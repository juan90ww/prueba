==> flow/design.v <==
module bin2bcd #(
    parameter N = 8
)(
    input  logic        clk,
    input  logic        rst,
    input  logic        start,
    input  logic [N-1:0] bin,
    output logic [3:0] bcd3,
    output logic [3:0] bcd2,
    output logic [3:0] bcd1,
    output logic [3:0] bcd0,
    output logic        done
);
    localparam TOTAL = N + 16;
    logic [TOTAL-1:0] shift;
    logic [$clog2(N+1)-1:0] count;
    typedef enum logic [1:0] {IDLE, LOAD, RUN, FINISH} state_t;
    state_t estado, next;
    always_comb begin
        next = estado;
        case (estado)
            IDLE:   if (start) next = LOAD;
            LOAD:   next = RUN;
            RUN:    if (count == 0) next = FINISH;
            FINISH: next = IDLE;
        endcase
    end
    integer i;
    always_ff @(posedge clk or negedge rst) begin
        if (!rst) begin
            estado <= IDLE;
            done <= 0;
            shift <= 0;
            count <= 0;
        end else begin
            estado <= next;
            case (estado)
                IDLE: done <= 0;
                LOAD: begin
                    shift <= {16'b0, bin};
                    count <= N;
                end
                RUN: begin
                    for (i=0; i<4; i++) begin
                        if (shift[N+4*i +:4] >= 5)
                            shift[N+4*i +:4] <= shift[N+4*i +:4] + 3;
                    end
                    shift <= shift << 1;
                    count <= count - 1;
                end
                FINISH: done <= 1;
            endcase
        end
    end
    assign bcd3 = shift[N+12 +:4];
    assign bcd2 = shift[N+8  +:4];
    assign bcd1 = shift[N+4  +:4];
    assign bcd0 = shift[N+0  +:4];
endmodule
module display_7seg (
    input  logic        clk,
    input  logic        rst,
    input  logic [15:0] digito,
    output logic [3:0]  anodo,
    output logic [6:0]  seven
);
    logic [1:0] anodo_selec;
    logic [3:0] data;
    logic [15:0] contador;
    always_ff @(posedge clk or negedge rst) begin
        if (!rst) begin
            contador <= 0;
            anodo_selec <= 0;
        end else begin
            contador <= contador + 1;
            if (contador == 1350) begin
                contador <= 0;
                anodo_selec <= anodo_selec + 1;
            end
        end
    end
    always_comb begin
        anodo = 4'b1111;
        case (anodo_selec)
            2'b00: begin anodo=4'b1110; data=digito[3:0]; end
            2'b01: begin anodo=4'b1101; data=digito[7:4]; end
            2'b10: begin anodo=4'b1011; data=digito[11:8]; end
            2'b11: begin anodo=4'b0111; data=digito[15:12]; end
        endcase
    end
    display_bin_hex disp(.switch(data), .seven(seven));
endmodule
module display_bin_hex (
    input  logic [3:0] switch,
    output logic [6:0] seven  
);
    always_comb begin
        seven = 7'b1111111;
        case (switch)
            4'b0000: seven = 7'b0000001;  
            4'b0001: seven = 7'b1001111;  
            4'b0010: seven = 7'b0010010;  
            4'b0011: seven = 7'b0000110;  
            4'b0100: seven = 7'b1001100;  
            4'b0101: seven = 7'b0100100;  
            4'b0110: seven = 7'b0100000;  
            4'b0111: seven = 7'b0001111;  
            4'b1000: seven = 7'b0000000;  
            4'b1001: seven = 7'b0000100;  
            4'b1010: seven = 7'b0001000;  
            4'b1011: seven = 7'b1100000;  
            4'b1100: seven = 7'b0110001;  
            4'b1101: seven = 7'b1000010;  
            4'b1111: seven = 7'b1111111;  
            default: seven = 7'b1111111;  
        endcase
    end
endmodule
module top_divisor_debug (
    input  logic clk,
    input  logic rst,
    input  logic [3:0] fil,      
    output logic [3:0] col,      
    output logic [3:0] anodo,
    output logic [6:0] seven,
    output logic [7:0] A_bin_debug,
    output logic [7:0] B_bin_debug,
    output logic [6:0] Q_debug,
    output logic [6:0] R_debug,
    output logic       div_done_debug
);
    logic [3:0] tecla_hex;
    assign tecla_hex = fil;
    logic [3:0] last_hex;
    logic       tecla_valida;
    always_ff @(posedge clk or negedge rst) begin
        if (!rst) begin
            last_hex     <= 4'hF;       
            tecla_valida <= 1'b0;
        end else begin
            tecla_valida <= (tecla_hex != last_hex);   
            last_hex     <= tecla_hex;
        end
    end
    typedef enum logic [2:0] { A_H, A_L, B_H, B_L, READY } st_t;
    st_t estado;
    logic [3:0] A_hi, A_lo;
    logic [3:0] B_hi, B_lo;
    always_ff @(posedge clk or negedge rst) begin
        if (!rst) begin
            estado <= A_H;
            A_hi <= 0; A_lo <= 0;
            B_hi <= 0; B_lo <= 0;
        end else begin
            if (tecla_valida && tecla_hex != 4'hF) begin
                case (estado)
                    A_H: begin A_hi <= tecla_hex; estado <= A_L; end
                    A_L: begin A_lo <= tecla_hex; estado <= B_H; end
                    B_H: begin B_hi <= tecla_hex; estado <= B_L; end
                    B_L: begin B_lo <= tecla_hex; estado <= READY; end
                    READY: estado <= A_H;
                endcase
            end
        end
    end
    assign A_bin_debug = {A_hi, A_lo};
    assign B_bin_debug = {B_hi, B_lo};
    logic start_div;
    always_ff @(posedge clk or negedge rst) begin
        if (!rst)
            start_div <= 0;
        else
            start_div <= (estado == B_L) && tecla_valida && tecla_hex != 4'hF;
    end
    always_ff @(posedge clk or negedge rst) begin
        if (!rst) begin
            Q_debug         <= 0;
            R_debug         <= 0;
            div_done_debug  <= 0;
        end else begin
            if (start_div)
                div_done_debug <= 0;
            if (start_div) begin
                if (B_bin_debug == 0) begin
                    Q_debug <= 0;
                    R_debug <= A_bin_debug[6:0];
                end else begin
                    Q_debug <= A_bin_debug / B_bin_debug;
                    R_debug <= A_bin_debug % B_bin_debug;
                end
                div_done_debug <= 1;   
            end
        end
    end
    logic [3:0] b3, b2, b1, b0;
    logic bcd_done;
    bin2bcd #(.N(7)) conv(
        .clk(clk),
        .rst(rst),
        .start(div_done_debug),
        .bin(Q_debug),
        .bcd3(b3), .bcd2(b2), .bcd1(b1), .bcd0(b0),
        .done(bcd_done)
    );
    logic [15:0] digito;
    assign digito = {b3, b2, b1, b0};
    display_7seg dsp(
        .clk(clk),
        .rst(rst),
        .digito(digito),
        .anodo(anodo),
        .seven(seven)
    );
    assign col = 4'b0000;
endmodule
**From RTL to reports: top_divisor_debug**

The steps from the RTL of top_divisor_debug to its reports follow in flow order.
Lines are those of the file above, counted from 1.
Operators carry their Yosys type and port widths (W data, S select, Z words).
Library cell names are shortened.
The mark -- stands for no value.

- Top: top_divisor_debug
- Clock port: clk
- Standard-cell library: sky130hd
- Corner: tt_025C_1v80

**Word-level counts**

Source: Yosys, flattened and elaborated, memories not mapped. Widths are those after wreduce. Registers that Yosys merges into a memory's read port (data or address) are not register bits. Print and check cells do not count. Equal cells are merged and count once.
Memory sizes are those after Yosys's memory passes, which may raise the word count (mostly to a power of two), join words into wider ones and drop unused or constant bits.

- Bits in registers: 86
- Bits in read-only memories: 112
- Memories kept: 1
- Bits of input ports: 6
- Output and inout bits: 46

Memories:

| memory | depth | width | read ports | wr ports | RTL line | RTL |
|---|---|---|---|---|---|---|
| (name not given) | 16 | 7 | 1 | 0 | 99 | `case (switch)` |

- Add/sub/neg operators: 3
- Div/mod/pow operators: 2
- Equal/unequal tests: 15
- Multiplexer cells: 12
- Reduce/logical cells: 16

Operators by type and width:

| operator | count |
|---|---|
| $div A8 B8 Y8 | 1 |
| $mod A8 B8 Y8 | 1 |
| $pmux W23 S2 | 1 |
| $pmux W4 S4 | 2 |
| $add A16 B1 Y16 const B | 1 |
| $eq A16 B11 Y1 const B | 1 |
| $mux W16 | 1 |
| $pmux W3 S5 | 1 |
| $mux W7 | 2 |
| $reduce_and A2 Y1 | 6 |
| $eq A2 B2 Y1 const B | 4 |
| $logic_not A8 Y1 | 1 |
| $pmux W2 S4 | 1 |
| $eq A3 B2 Y1 const B | 2 |
| $logic_not A3 Y1 | 2 |
| $pmux W3 S2 | 1 |
| $reduce_bool A5 Y1 | 1 |
| $eq A2 B1 Y1 const B | 2 |
| $logic_not A2 Y1 | 2 |
| $ne A4 B4 Y1 | 1 |
| $ne A4 B4 Y1 const B | 1 |
| $mux W2 | 2 |
| $logic_and A1 B1 Y1 | 3 |
| $sub A3 B1 Y3 const B | 1 |
| $eq A3 B1 Y1 const B | 1 |
| $eq A3 B3 Y1 const B | 1 |
| $add A2 B1 Y2 const B | 1 |
| $ne A2 B1 Y1 const B | 1 |

Other operator kinds: 3; their cells: 3.

**Logic depth**

Yosys ltp: most cells in a row. Word level: on the elaborated netlist, between registers, memories and ports. Mapped: between sequential cells and ports; inverters and the memories' decode and read muxes count.

- Depth after elaboration: 3
- ABC_AREA: 0
- Depth in mapped cells: 50
- Mapped depth without buffers: 47

**Synthesis result**

Source: synth_stat.txt of the flow (Yosys; design flattened, memories mapped). It holds for the ABC_AREA given above (unset counts as 0); a run with the other value may have another netlist.

- Cell count: 639
- Mapped area: 0.005972 mm²
- Area of sequential cells: 0.0022597 mm²
- Flip-flop cells: 90
- Buffers: 25

Cell types:

| type | count | area in all (µm²) |
|---|---|---|
| dfrtp_1 | 84 | 2.1E+03 |
| ha_1 | 51 | 638.112 |
| nand2_1 | 88 | 330.317 |
| o21ai_0 | 45 | 225.216 |
| mux2_2 | 18 | 202.694 |
| xnor2_1 | 21 | 183.926 |
| dfstp_2 | 6 | 157.651 |
| mux2i_1 | 15 | 150.144 |
| a21oi_1 | 28 | 140.134 |
| inv_1 | 36 | 135.13 |
| o21a_1 | 18 | 135.13 |
| nor2_1 | 35 | 131.376 |
| xor2_1 | 10 | 87.584 |
| nor3_1 | 17 | 85.082 |
| clkbuf_8 | 5 | 68.816 |
| a21o_1 | 9 | 67.565 |
| or3_1 | 10 | 62.56 |
| nand3_1 | 12 | 60.058 |

Other cell types: 57; their cells: 131.
The figures by module come from a second, unflattened synthesis with its own total; it is not the netlist above.

- Cells (unflattened synthesis): 656
- Area (unflattened synthesis): 0.0061984 mm²

Each row is one instance without its submodules.

Modules:

| module | times used | cells | area (mm²) | seq. area (mm²) |
|---|---|---|---|---|
| top_divisor_debug | 1 | 390 | 0.0035009 | 0.0010573 |
| bin2bcd #(N=7) | 1 | 137 | 0.0014401 | 0.000777 |
| display_7seg | 1 | 97 | 0.000996 | 0.0004504 |
| display_bin_hex | 1 | 32 | 0.0002615 | 0 |

**Timing after synthesis**

Path of least setup slack by OpenSTA after synthesis, without wires, with an ideal clock, recovery checks aside; 20% of the period is set as input and as output delay. Where synthesis merged equal registers, the netlist keeps one of their names.

- Path kind: flip-flop to flip-flop
- From: register B_hi[2]
- To: register R_debug[4]
- Period: 11.6 ns
- Setup time: 0.120 ns
- Time at the first pin: 0.000 ns
- Arrival time: 10.426 ns
- Required time: 11.480 ns
- Setup slack: 1.054 ns
- Delay of the path: 10.546 ns
- Stages on the path: 45
- Buffers on the path: 3
- Period reached after synthesis: 10.546 ns

"delay of the path" = arrival - input delay + setup time.
"stages on the path": output pins that drive a net of the path, with the launching flip-flop's if there is one; two outputs of one cell count as two.
"period reached after synthesis" = period - worst setup slack (recovery checks aside). The figure is calculated, with input and output delays left at 20% of the set period.
Between the ends stands the longest chain of elaborated cells between them, by number of cells; it is not shown to be the way that was timed. Of several equally long chains one is given.
A line is the first line of the expression or statement that the cell stems from. Yosys adds cells for indexed reads and writes and turns some case tables into memories.
At most two assigning lines are given for a register; there are more.

- Cells stage by stage: dfrtp_1 nor4_2 and3_1 a21oi_1 ha_1 or3_1 a41o_1 ha_1 o211ai_1 a211oi_4 mux2i_1 inv_1 ha_1 o211a_1 o21a_1 o21a_2 o31ai_2 ha_1 [9 not listed] a41oi_4 clkbuf_8 mux2_2 ha_1 and4b_1 a21oi_1 o21ai_0 a41oi_1 buf_4 mux2_2 ha_1 a211oi_1 o21bai_1 a21oi_1 a311o_2 o31ai_1 mux2_1 a31o_1
- Cells in the longest elaborated chain: 2
- Elaborated cells on any way between the ends: 3
- Those cells by class: div: 1; mux: 1; reduce/logical: 1

RTL lines, path post-synthesis:

| element | RTL line | RTL |
|---|---|---|
| start, declared | 148 | `logic [3:0] B_hi, B_lo;` |
| start, assigned | 153 | `B_hi <= 0; B_lo <= 0;` |
| start, assigned | 159 | `B_H: begin B_hi <= tecla_hex; estado <= B_L; end` |
| $mod A8 B8 Y8 | 189 | `R_debug <= A_bin_debug % B_bin_debug;` |
| $mux W7 | 184 | `if (B_bin_debug == 0) begin` |
| end, assigned | 186 | `R_debug <= A_bin_debug[6:0];` |
| end, assigned | 189 |  |
| end, declared | 129 | `output logic [6:0] R_debug,` |

**Worst path after layout**

From the final timing report of run A: the path of least setup slack in the routed layout; clock arrival at registers is part of the times.

- Path kind: flip-flop to flip-flop
- From: register B_lo[0]
- To: register R_debug[0]
- Period: 14.4 ns
- Setup time: 0.08 ns
- Time at the first pin: 0.35 ns
- Arrival time: 11.72 ns
- Required time: 14.67 ns
- Setup slack: 2.94 ns
- Stages on the path: 47
- Buffers on the path: 1

Between the ends stands the longest chain of elaborated cells between them, by number of cells; it is not shown to be the way that was timed. Of several equally long chains one is given.
At most two assigning lines are given for a register; there are more.

- Cells stage by stage: dfrtp_2 clkinvlp_4 ha_1 a41oi_1 a21oi_1 ha_1 o21ai_0 nand2b_1 a221oi_4 a41o_1 ha_1 o211ai_1 a211oi_4 mux2i_2 inv_1 ha_1 o211a_1 o21a_1 [11 not listed] a41oi_4 o21ai_0 o22ai_2 ha_1 and4_1 a21oi_1 o21ai_0 a41oi_1 buf_4 mux2_2 ha_1 a211oi_1 o21bai_1 a21oi_2 a311o_2 nor2_2 mux2_2 a21oi_1
- Cells in the longest elaborated chain: 2
- Elaborated cells on any way between the ends: 3
- Those cells by class: div: 1; mux: 1; reduce/logical: 1

RTL lines, path after layout:

| element | RTL line | RTL |
|---|---|---|
| start, declared | 148 | `logic [3:0] B_hi, B_lo;` |
| start, assigned | 153 | `B_hi <= 0; B_lo <= 0;` |
| start, assigned | 160 | `B_L: begin B_lo <= tecla_hex; estado <= READY; end` |
| $mod A8 B8 Y8 | 189 | `R_debug <= A_bin_debug % B_bin_debug;` |
| $mux W7 | 184 | `if (B_bin_debug == 0) begin` |
| end, assigned | 186 | `R_debug <= A_bin_debug[6:0];` |
| end, assigned | 189 |  |
| end, declared | 129 | `output logic [6:0] R_debug,` |

top_divisor_debug through Yosys and OpenROAD on sky130hd: 2 stored runs, unordered, with their settings and measured results. The constraints put input and output delay at 20% of the set period each and load the outputs with 0.01 pF.
"achieved period": clock period set for the run, less the worst setup slack. It is reckoned from that one timing run; input and output delays stay at 20% of the period that was set.
By "worst path time" is meant the share of the clock period that the worst setup path is allowed (20% is reserved at inputs, 20% at outputs), minus its slack. Clock arrival times at its registers enter into it.
"power consumption" is the tool's figure for a default switching activity; nothing was simulated.

### Run A

Settings: `period_ns=14.4`, `CORE_UTILIZATION=39`, `SETUP_SLACK_MARGIN=2.52`, `PLACE_DENSITY_LB_ADDON=0.28`, `CORE_MARGIN=10`, `TNS_END_PERCENT=20`, `GPL_TIMING_DRIVEN=1`, `CTS_CLUSTER_SIZE=25`, `MIN_ROUTING_LAYER=met2`, `CAP_MARGIN=20`, `SLEW_MARGIN=20`

- Power consumption: 0.0005093 W
- Area inside the die boundary: 0.0206626 mm²
- Total negative setup slack: 0.000 ns
- Worst slack on setup checks: 2.943 ns
- Worst path time: 11.46 ns
- Class of the worst setup path: flip-flop to flip-flop
- Achieved period: 11.457 ns
- Area of the synthesized netlist: 0.005972 mm²
- Utilization after layout: 46.2 %
- Standard-cell area after routing: 0.0069642 mm²
- Lowest hold slack: 0.431 ns

### Run B

Settings: `period_ns=13.5`, `CORE_UTILIZATION=49`, `SETUP_SLACK_MARGIN=1.21`, `PLACE_DENSITY_LB_ADDON=0.12`, `CELL_PAD_IN_SITES_GLOBAL_PLACEMENT=3`, `TNS_END_PERCENT=55`, `MIN_ROUTING_LAYER=met1`, `MAX_ROUTING_LAYER=met4`, `CAP_MARGIN=20`, `CORE_MARGIN=2`, `SLEW_MARGIN=20`

Stopped before the end: placement reported FLW-0024.
