==> flow/design.v <==
module divisor_restoring_7bits (
    input  logic        clk,
    input  logic        rst,
    input  logic        start,
    input  logic [6:0]  dividendo,
    input  logic [6:0]  divisor,
    output logic [6:0]  cociente,
    output logic [6:0]  resto,
    output logic        done
);
    typedef enum logic [1:0] {IDLE, INIT, STEP, FIN} state_t;
    state_t estado, next;
    logic [7:0] A;        
    logic [6:0] Q;
    logic [6:0] M;
    logic [2:0] count;    
    always_comb begin
        next = estado;
        case (estado)
            IDLE: if (start) next = INIT;
            INIT: next = STEP;
            STEP: if (count == 3'd7) 
                        next = FIN;
                  else 
                        next = STEP;
            FIN: next = IDLE;
        endcase
    end
    always_ff @(posedge clk or negedge rst) begin
        if (!rst) begin
            estado   <= IDLE;
            A        <= 0;
            Q        <= 0;
            M        <= 0;
            count    <= 0;
            cociente <= 0;
            resto    <= 0;
            done     <= 0;
        end else begin
            estado <= next;
            done   <= 0;
            case (estado)
                IDLE: begin
                end
                INIT: begin
                    A     <= 0;
                    Q     <= dividendo;
                    M     <= divisor;
                    count <= 0;
                end
                STEP: begin
                    logic [14:0] concat;
                    logic [14:0] shifted;
                    logic [7:0]  trialA;
                    concat  = {A, Q};                 
                    shifted = concat << 1;            
                    trialA  = shifted[14:7] - {1'b0, M};
                    if (trialA[7] == 1'b1) begin
                        A <= shifted[14:7];
                        Q <= {shifted[6:1], 1'b0};    
                    end else begin
                        A <= trialA;
                        Q <= {shifted[6:1], 1'b1};    
                    end
                    count <= count + 1;
                end
                FIN: begin
                    cociente <= Q;
                    resto    <= A[6:0];
                    done     <= 1;
                end
            endcase
        end
    end
endmodule
# Reports on divisor_restoring_7bits

What the tools print for divisor_restoring_7bits, step after step.
Line numbers count from 1 in the design file above.
The mark n/a stands for no value.

Top module: divisor_restoring_7bits
Clock input: clk
Standard-cell library: sky130hd
Library corner: tt_025C_1v80

# Elaborated design

Counts by Yosys on the flattened word-level netlist (proc, flatten, opt, wreduce; memories kept). Register bits leave out memories and registers merged into their read ports (data or address). Print and check cells are left out. Cells with the same type and inputs are merged into one.

Equal/unequal tests: 5
Mux-type cells: 9
Add/sub/neg operators: 2
Reduce/logical cells: 2

Operators with widths:

| operator                                                               | count |
| 7-bit case mux with 2-bit select                                       | 2 |
| 8-bit by 7-bit subtractor with 8-bit output                            | 1 |
| 2-bit case mux with 4-bit select                                       | 1 |
| 7-bit 2-to-1 mux                                                       | 1 |
| 3-bit case mux with 2-bit select                                       | 1 |
| 2-bit equality test (second input constant)                            | 2 |
| 3-bit by 1-bit adder with 3-bit output (second input constant)         | 1 |
| 3-bit equality test (second input constant)                            | 1 |
| 1-bit 2-to-1 mux                                                       | 3 |
| 2-bit by 1-bit equality test with 1-bit output (second input constant) | 1 |
| 2-bit inequality test (second input constant)                          | 1 |
| 2-bit logical NOT                                                      | 1 |
| 2-bit nonzero test                                                     | 1 |
| 2-bit 2-to-1 mux                                                       | 1 |

Output and inout port bits: 15
Register bits after elaboration: 41
Word-level cells: 26
Bits of input ports: 17

# Longest topological paths

Depth = most cells in a row (Yosys ltp): at word level without a register or memory, in the mapped netlist without a sequential cell, where the memories' decode and read muxes count.

Word-level depth: 3
ABC_AREA: 0
Depth in mapped cells: 9
Depth with buffers taken out: 8

# Netlist

Source: synth_stat.txt of the flow (Yosys; design flattened, memories mapped). It holds for the ABC_AREA given above (unset counts as 0); a run with the other value may have another netlist.

Cells by type:

| cell                      | count | total area (µm²) |
| sky130_fd_sc_hd__dfrtp_1  | 42    | 1.05E+03 |
| sky130_fd_sc_hd__mux2_2   | 15    | 168.912 |
| sky130_fd_sc_hd__ha_1     | 9     | 112.608 |
| sky130_fd_sc_hd__mux2i_1  | 8     | 80.077 |
| sky130_fd_sc_hd__o21ai_0  | 16    | 80.077 |
| sky130_fd_sc_hd__nand2_1  | 21    | 78.826 |
| sky130_fd_sc_hd__a21oi_1  | 10    | 50.048 |
| sky130_fd_sc_hd__inv_1    | 13    | 48.797 |
| sky130_fd_sc_hd__a311o_1  | 4     | 40.038 |
| sky130_fd_sc_hd__clkbuf_1 | 9     | 33.782 |
| sky130_fd_sc_hd__nor3b_1  | 4     | 30.029 |
| sky130_fd_sc_hd__dfstp_2  | 1     | 26.275 |
| sky130_fd_sc_hd__nand2b_1 | 4     | 25.024 |
| sky130_fd_sc_hd__buf_6    | 2     | 22.522 |
| sky130_fd_sc_hd__nor2_1   | 6     | 22.522 |
| sky130_fd_sc_hd__fa_1     | 1     | 20.019 |
| sky130_fd_sc_hd__a22o_1   | 2     | 17.517 |
| sky130_fd_sc_hd__xor2_1   | 2     | 17.517 |

Other cell types: 22; their cells: 27.

Mapped flip-flops: 43
Cell count: 196
Sequential part of the area: 1077.3 µm²
Buffers: 11
Synthesis area: 2139.6 µm²

# Worst setup path after synthesis

Path of least setup slack by OpenSTA after synthesis, without wires, with an ideal clock, recovery checks aside; 20% of the period is set as input and as output delay. Where synthesis merged equal registers, the netlist keeps one of their names.

Kind: flip-flop to flip-flop
Start: register A[5]
End: register A[0]
Buffers on the path: 1
Setup time: 0.126 ns
Time at the first pin: 0.000 ns
Required time: 1.914 ns
Arrival time: 2.009 ns
Period: 2.04 ns
Delay of the path: 2.135 ns
Driving pins on the path: 8
Slack: -0.096 ns
Synthesis period reached: 2.136 ns

"delay of the path" is the arrival time less input delay plus setup time.
"driving pins on the path" counts driving pins, that of a launching flip-flop among them; a cell with two outputs on the path counts twice.
"synthesis period reached" is the clock period less the worst setup slack; recovery checks do not enter. This is arithmetic on one report: input and output delays are still those of the set period (20% each).
The rows between start and end are the longest chain of elaborated cells between them; the timing report does not say that the signal goes this way. Where chains are equally long, one stands for them.
Each line given opens the expression or statement behind the cell; cells for indexed reads and writes are added by Yosys, which also makes memories of some case tables.
A register here has more assigning lines than the two given.

Path through: sky130_fd_sc_hd__dfrtp_1 -> sky130_fd_sc_hd__ha_1 -> sky130_fd_sc_hd__a21o_2 -> sky130_fd_sc_hd__a2111oi_2 -> sky130_fd_sc_hd__a21oi_2 -> sky130_fd_sc_hd__and2_4 -> sky130_fd_sc_hd__buf_6 -> sky130_fd_sc_hd__a311o_1
Cells in the longest elaborated chain: 3
Elaborated cells between the ends (all ways): 3
RTL lines with such cells: 3
Classes of those cells: 1 x add/sub; 2 x mux

Ends and longest elaborated chain, post-synthesis:

| item                                        | line | source |
| start, assigned                             | 59   | `A <= shifted[14:7];` |
| start, assigned                             | 62   | `A <= trialA;` |
| 8-bit by 7-bit subtractor with 8-bit output | 57   | `trialA  = shifted[14:7] - {1'b0, M};` |
| 7-bit 2-to-1 mux                            | 58   | `if (trialA[7] == 1'b1) begin` |
| 7-bit case mux with 2-bit select            | 42   | `case (estado)` |
| end, assigned                               | 59   |  |
| end, assigned                               | 62   |  |

# Timing after layout

Path of least setup slack in the final report of stored run 1 (OpenROAD, finished layout, wires in). Where an end is a register, its clock arrival counts in the times.

Kind: flip-flop to flip-flop
Start: register A[3]
End: register A[3]
Buffers on the path: 0
Required time: 2.01 ns
Setup time: 0.11 ns
Arrival time: 2.26 ns
Slack: -0.25 ns
Driving pins on the path: 7
Period: 1.82 ns
Time at the first pin: 0.30 ns

The rows between start and end are the longest chain of elaborated cells between them; the timing report does not say that the signal goes this way. Where chains are equally long, one stands for them.
A register here has more assigning lines than the two given.

Path through: sky130_fd_sc_hd__dfrtp_1 -> sky130_fd_sc_hd__ha_4 -> sky130_fd_sc_hd__nand2_1 -> sky130_fd_sc_hd__a211o_4 -> sky130_fd_sc_hd__a31o_4 -> sky130_fd_sc_hd__and2_4 -> sky130_fd_sc_hd__a311o_1
Cells in the longest elaborated chain: 3
Elaborated cells between the ends (all ways): 3
RTL lines with such cells: 3
Classes of those cells: 1 x add/sub; 2 x mux

Ends and longest elaborated chain, post-layout:

| item                                        | line | source |
| start, assigned                             | 59   | `A <= shifted[14:7];` |
| start, assigned                             | 62   | `A <= trialA;` |
| 8-bit by 7-bit subtractor with 8-bit output | 57   | `trialA  = shifted[14:7] - {1'b0, M};` |
| 7-bit 2-to-1 mux                            | 58   | `if (trialA[7] == 1'b1) begin` |
| 7-bit case mux with 2-bit select            | 42   | `case (estado)` |
| end, assigned                               | 59   |  |
| end, assigned                               | 62   |  |

Ticket comment

Below are 2 stored runs of the flow (Yosys, OpenROAD; platform sky130hd) on divisor_restoring_7bits, each with its settings and what was measured, unordered. Constraints: input delay and output delay 20% of the set period each, output load 0.01 pF.
By "period achieved" is meant the clock period of the run minus its worst setup slack. This is arithmetic on one report: input and output delays are still those of the set period (20% each).
"worst setup path time": the worst setup path's part of the clock period (all of it between registers, 20% less for each end at a port) less its slack. A launch clock that arrives late makes it longer, a capture clock that arrives late makes it shorter.
"total design power" rests on the timing tool's default activity at the inputs, not on a simulated workload.
Settings: n/a = not set for that run.

| setting or result                            | stored run 1           | stored run 2           |
| period_ns                                    | 1.82                   | 2.18                   |
| CORE_UTILIZATION                             | 28                     | 56                     |
| SETUP_SLACK_MARGIN                           | 0.13                   | n/a                    |
| PLACE_DENSITY_LB_ADDON                       | 0.16                   | n/a                    |
| CORE_ASPECT_RATIO                            | 0.79                   | n/a                    |
| CELL_PAD_IN_SITES_DETAIL_PLACEMENT           | 2                      | n/a                    |
| TNS_END_PERCENT                              | 55                     | n/a                    |
| GPL_ROUTABILITY_DRIVEN                       | 1                      | n/a                    |
| MIN_ROUTING_LAYER                            | met2                   | n/a                    |
| MAX_ROUTING_LAYER                            | met4                   | n/a                    |
| CAP_MARGIN                                   | 20                     | 20                     |
| CORE_MARGIN                                  | 2                      | 2                      |
| SLEW_MARGIN                                  | 20                     | 20                     |
| period achieved (ns)                         | 2.072                  | 2.097                  |
| worst setup slack after layout (ns)          | -0.252                 | 0.083                  |
| standard-cell area of the final layout (µm²) | 3037.9                 | 2703.8                 |
| total design power (W)                       | 0.001673               | 0.001453               |
| synthesis area (µm²)                         | 2139.6                 | 2139.6                 |
| overall die area (µm²)                       | 8361.5                 | 4331.0                 |
| worst setup path time (ns)                   | 2.07                   | 2.10                   |
| type of the worst setup path                 | flip-flop to flip-flop | flip-flop to flip-flop |
| total negative slack on setup checks (ns)    | -1.650                 | 0.000                  |
| utilization (%)                              | 40.7                   | 73.9                   |
